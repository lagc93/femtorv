==> flow/design.v <==
module led_blink_all (
    input clk,         
    output reg led2,
    output reg led3,
    output reg led4,
    output reg led5
);
    reg [23:0] counter2;    
    reg [23:0] counter3;    
    reg [23:0] counter4;    
    reg [23:0] counter5;    
    always @(posedge clk) begin
        counter2 <= counter2 + 1;
        if (counter2 == 24'd13500000) begin   
            counter2 <= 0;
            led2 <= ~led2;
        end
        counter3 <= counter3 + 1;
        if (counter3 == 24'd6750000) begin    
            counter3 <= 0;
            led3 <= ~led3;
        end
        counter4 <= counter4 + 1;
        if (counter4 == 24'd3375000) begin    
            counter4 <= 0;
            led4 <= ~led4;
        end
        counter5 <= counter5 + 1;
        if (counter5 == 24'd27000000) begin   
            counter5 <= 0;
            led5 <= ~led5;
        end
    end
endmodule
# ---- Tool chain data of led_blink_all
# Tool output for the design above, in the order of the flow.
# Line numbers count from 1 in the design file above.
# Operators: Yosys type, input widths -> output width; for muxes data width and select width s.
# Cell names lack the library's common part.
# A cell with n/a has no value.
dict set report design {
  design {led_blink_all}
  clock_port {clk}
  library {sky130hd}
  lib_corner {tt_025C_1v80}
}

# ---- Elaborated design
# Counts by Yosys on the flattened word-level netlist (proc, flatten, opt, wreduce; memories kept). Register bits leave out memories and registers merged into their read ports (data or address); mux counts leave out enables and synchronous resets folded into registers. Print and check cells are left out. Cells with the same type and inputs are merged into one.
dict set report op_classes {
  n_logic 4
  equal 4
  addsub 4
}
# operator count
set op_table {}
lappend op_table {{$add 24x1->24 const B} 4}
lappend op_table {{$eq 24x24->1 const B} 2}
lappend op_table {{$eq 24x22->1 const B} 1}
lappend op_table {{$eq 24x23->1 const B} 1}
lappend op_table {{$not 1->1} 4}
dict set report word_totals {
  out_inout_bits 4
  reg_bits 100
  word_cells 20
  inputBits 1
}

# ---- Longest topological paths
# Longest topological path by Yosys (ltp), each cell counted once; first at word level (registers and memories cut), then after technology mapping (sequential cells cut; the memories' decode and read muxes count).
dict set report depth {
  depth_word 1
  abc_area 0
  depth_mapped 7
}

# ---- Mapped cells and area
# The flow's flattened synthesis, as Yosys stat reports it; memories are mapped. The netlist is that of the ABC_AREA named above (0 if unset); the other value can give another one.
# cell count type_area_um2
set by_type {}
lappend by_type {dfxtp_1 96 1.92E+03}
lappend by_type {xnor2_1 45 394.128}
lappend by_type {nand4_1 38 237.728}
lappend by_type {nor2_1 57 213.955}
lappend by_type {xor2_1 20 175.168}
lappend by_type {nand3_1 27 135.13}
lappend by_type {nand2_1 33 123.869}
lappend by_type {edfxtp_1 4 120.115}
lappend by_type {inv_1 28 105.101}
lappend by_type {ha_1 8 100.096}
lappend by_type {mux2i_1 10 100.096}
lappend by_type {nor4_1 16 100.096}
lappend by_type {and4_1 11 96.342}
lappend by_type {nor3_1 19 95.091}
lappend by_type {nor4b_1 8 70.067}
lappend by_type {a21oi_1 13 65.062}
lappend by_type {and3_1 10 62.56}
lappend by_type {o21ai_0 12 60.058}
# Not listed: further types 29, cells in them 70.
dict set report synth_totals {
  buffers 16
  cells 525
  yosys_area_um2 4667.0
  ffs 100
}

# ---- Path before layout
# OpenSTA on the mapped netlist: ideal clock, no wires. The path of least setup slack (recovery checks aside). Input and output delay are each 20% of the period. Register names are those of the netlist, which keeps one name where synthesis merged equal registers.
dict set report synth_timing {
  path_kind {reg2reg}
  from {register counter3[0]}
  to {register counter3[22]}
  t_first_pin_ns 0.000
  path_stages 6
  arrival_time_ns 1.714
  delay_ns 1.784
  required_time_ns 2.340
  setup_time_ns 0.070
  slack_ns 0.626
  tclk_ns 2.41
  synth_period_reached_ns 1.784
}
# "delay_ns" is the arrival time less input delay plus setup time.
# "path_stages": output pins that drive a net of the path, with the launching flip-flop's if there is one; two outputs of one cell count as two.
# "synth_period_reached_ns" is the clock period less the worst setup slack; recovery checks do not enter. This is arithmetic on one report: input and output delays are still those of the set period (20% each).
# The rows between start and end are the longest chain of elaborated cells between them; the timing report does not say that the signal goes this way. Where chains are equally long, one stands for them.
# A line is the first line of the expression or statement that the cell stems from. Yosys adds cells for indexed reads and writes and turns some case tables into memories.
dict set report synth_via {
  cell_sequence {dfxtp_1 -> ha_1 -> nand3_2 -> or3_1 -> or4_1 -> a21oi_1}
  elab_chain_cells 1
}
# item line
set synth_rtl {}
lappend synth_rtl {{start: declaration} 9} ;# reg [23:0] counter3;
lappend synth_rtl {{start: assignment} 18} ;# counter3 <= counter3 + 1;
lappend synth_rtl {{start: assignment} 20} ;# counter3 <= 0;
lappend synth_rtl {{$add 24x1->24} 18}
lappend synth_rtl {{end: assignment} 18}
lappend synth_rtl {{end: assignment} 20}
lappend synth_rtl {{end: declaration} 9}

# ---- Timing after layout
# Path of least setup slack in the final report of run 1 (OpenROAD, finished layout, wires in). Where an end is a register, its clock arrival counts in the times.
dict set report layout_timing {
  path_kind {reg2reg}
  from {register counter2[0]}
  to {register counter2[19]}
  slack_ns 0.03
  setup_time_ns 0.06
  path_stages 7
  tclk_ns 1.64
  required_time_ns 1.93
  arrival_time_ns 1.91
  t_first_pin_ns 0.35
}
# The rows between start and end are the longest chain of elaborated cells between them; the timing report does not say that the signal goes this way. Where chains are equally long, one stands for them.
dict set report layout_via {
  cell_sequence {dfxtp_2 -> buf_6 -> buf_6 -> nand4_1 -> or4_4 -> or3_4 -> a21oi_2}
  elab_chain_cells 1
}
# item line
set layout_rtl {}
lappend layout_rtl {{start: declaration} 8} ;# reg [23:0] counter2;
lappend layout_rtl {{start: assignment} 13} ;# counter2 <= counter2 + 1;
lappend layout_rtl {{start: assignment} 15} ;# counter2 <= 0;
lappend layout_rtl {{$add 24x1->24} 13}
lappend layout_rtl {{end: assignment} 13}
lappend layout_rtl {{end: assignment} 15}
lappend layout_rtl {{end: declaration} 8}

Ticket comment

Measured data: module led_blink_all, platform sky130hd, 2 stored runs of the flow under differing settings, order arbitrary. Input and output delays are each 20% of the period that was set; the output load is 0.01 pF.
"timing.achieved_period_ns" means the clock period less the worst setup slack. The figure is calculated, with input and output delays left at 20% of the set period.
By "worst_path_ns" is meant the share of the clock period that the worst setup path is allowed (20% is reserved at inputs, 20% at outputs), minus its slack. Clock arrival times at its registers enter into it.
"total_power_uw" rests on the timing tool's default activity at the inputs, not on a simulated workload.

# run 1
==> flow/run.sh <==
#!/bin/bash
# the make line also repeats the synthesis and layout settings of config.mk as NAME=value (left out here)
make -C /OpenROAD-flow-scripts/flow DESIGN_CONFIG=/design/flow/config.mk WORK_HOME=/design/flow/orfs CLKGATE_MAP_FILE= finish
==> flow/config.mk <==
export PLATFORM = sky130hd
export DESIGN_NAME = led_blink_all
export DESIGN_NICKNAME = led_blink_all
export VERILOG_FILES = /design/flow/design.v
export SDC_FILE = /design/flow/constraint.sdc
export NUM_CORES = 4
export LEC_CHECK = 0
export CAP_MARGIN = 20
export CORE_ASPECT_RATIO = 1.13
export CORE_MARGIN = 2
export CORE_UTILIZATION = 35
export CTS_CLUSTER_DIAMETER = 130
export MAX_ROUTING_LAYER = met5
export PLACE_DENSITY = 0.38
export SLEW_MARGIN = 20
==> flow/constraint.sdc <==
create_clock -name core_clock -period 1.64 [get_ports {clk}]
set_input_delay 0.3280 -clock core_clock [delete_from_list [all_inputs] [get_ports {clk}]]
set_output_delay 0.3280 -clock core_clock [all_outputs]
set_load 0.01 [all_outputs]

==> run 1: results <==
worst_hold_slack_ns=0.422
tns_ns=0.000
utilization_frac=0.481
worst_path_ns=1.61
critical_path_type="reg2reg"
total_power_uw=4703
timing.achieved_period_ns=1.615
setup_worst_slack_ns=0.025
die_area_um2=14275.9
yosys.chip_area_um2=4667.0

# run 2
==> flow/run.sh <==
#!/bin/bash
# the make line also repeats the synthesis and layout settings of config.mk as NAME=value (left out here)
make -C /OpenROAD-flow-scripts/flow DESIGN_CONFIG=/design/flow/config.mk WORK_HOME=/design/flow/orfs CLKGATE_MAP_FILE= finish
==> flow/config.mk <==
export PLATFORM = sky130hd
export DESIGN_NAME = led_blink_all
export DESIGN_NICKNAME = led_blink_all
export VERILOG_FILES = /design/flow/design.v
export SDC_FILE = /design/flow/constraint.sdc
export NUM_CORES = 4
export LEC_CHECK = 0
export CAP_MARGIN = 5
export CELL_PAD_IN_SITES_GLOBAL_PLACEMENT = 3
export CORE_ASPECT_RATIO = 1.13
export CORE_MARGIN = 2
export CORE_UTILIZATION = 15
export CTS_CLUSTER_DIAMETER = 78
export CTS_CLUSTER_SIZE = 87
export GPL_ROUTABILITY_DRIVEN = 0
export GPL_TIMING_DRIVEN = 1
export MIN_ROUTING_LAYER = met1
export PLACE_DENSITY = 0.38
export SETUP_SLACK_MARGIN = 0.34
export SLEW_MARGIN = 10
==> flow/constraint.sdc <==
create_clock -name core_clock -period 3.33 [get_ports {clk}]
set_input_delay 0.6660 -clock core_clock [delete_from_list [all_inputs] [get_ports {clk}]]
set_output_delay 0.6660 -clock core_clock [all_outputs]
set_load 0.01 [all_outputs]

==> run 2: results <==
worst_hold_slack_ns=0.468
tns_ns=0.000
utilization_frac=0.178
worst_path_ns=2.12
critical_path_type="reg2reg"
total_power_uw=2324
timing.achieved_period_ns=2.122
setup_worst_slack_ns=1.208
die_area_um2=32543.4
yosys.chip_area_um2=4667.0
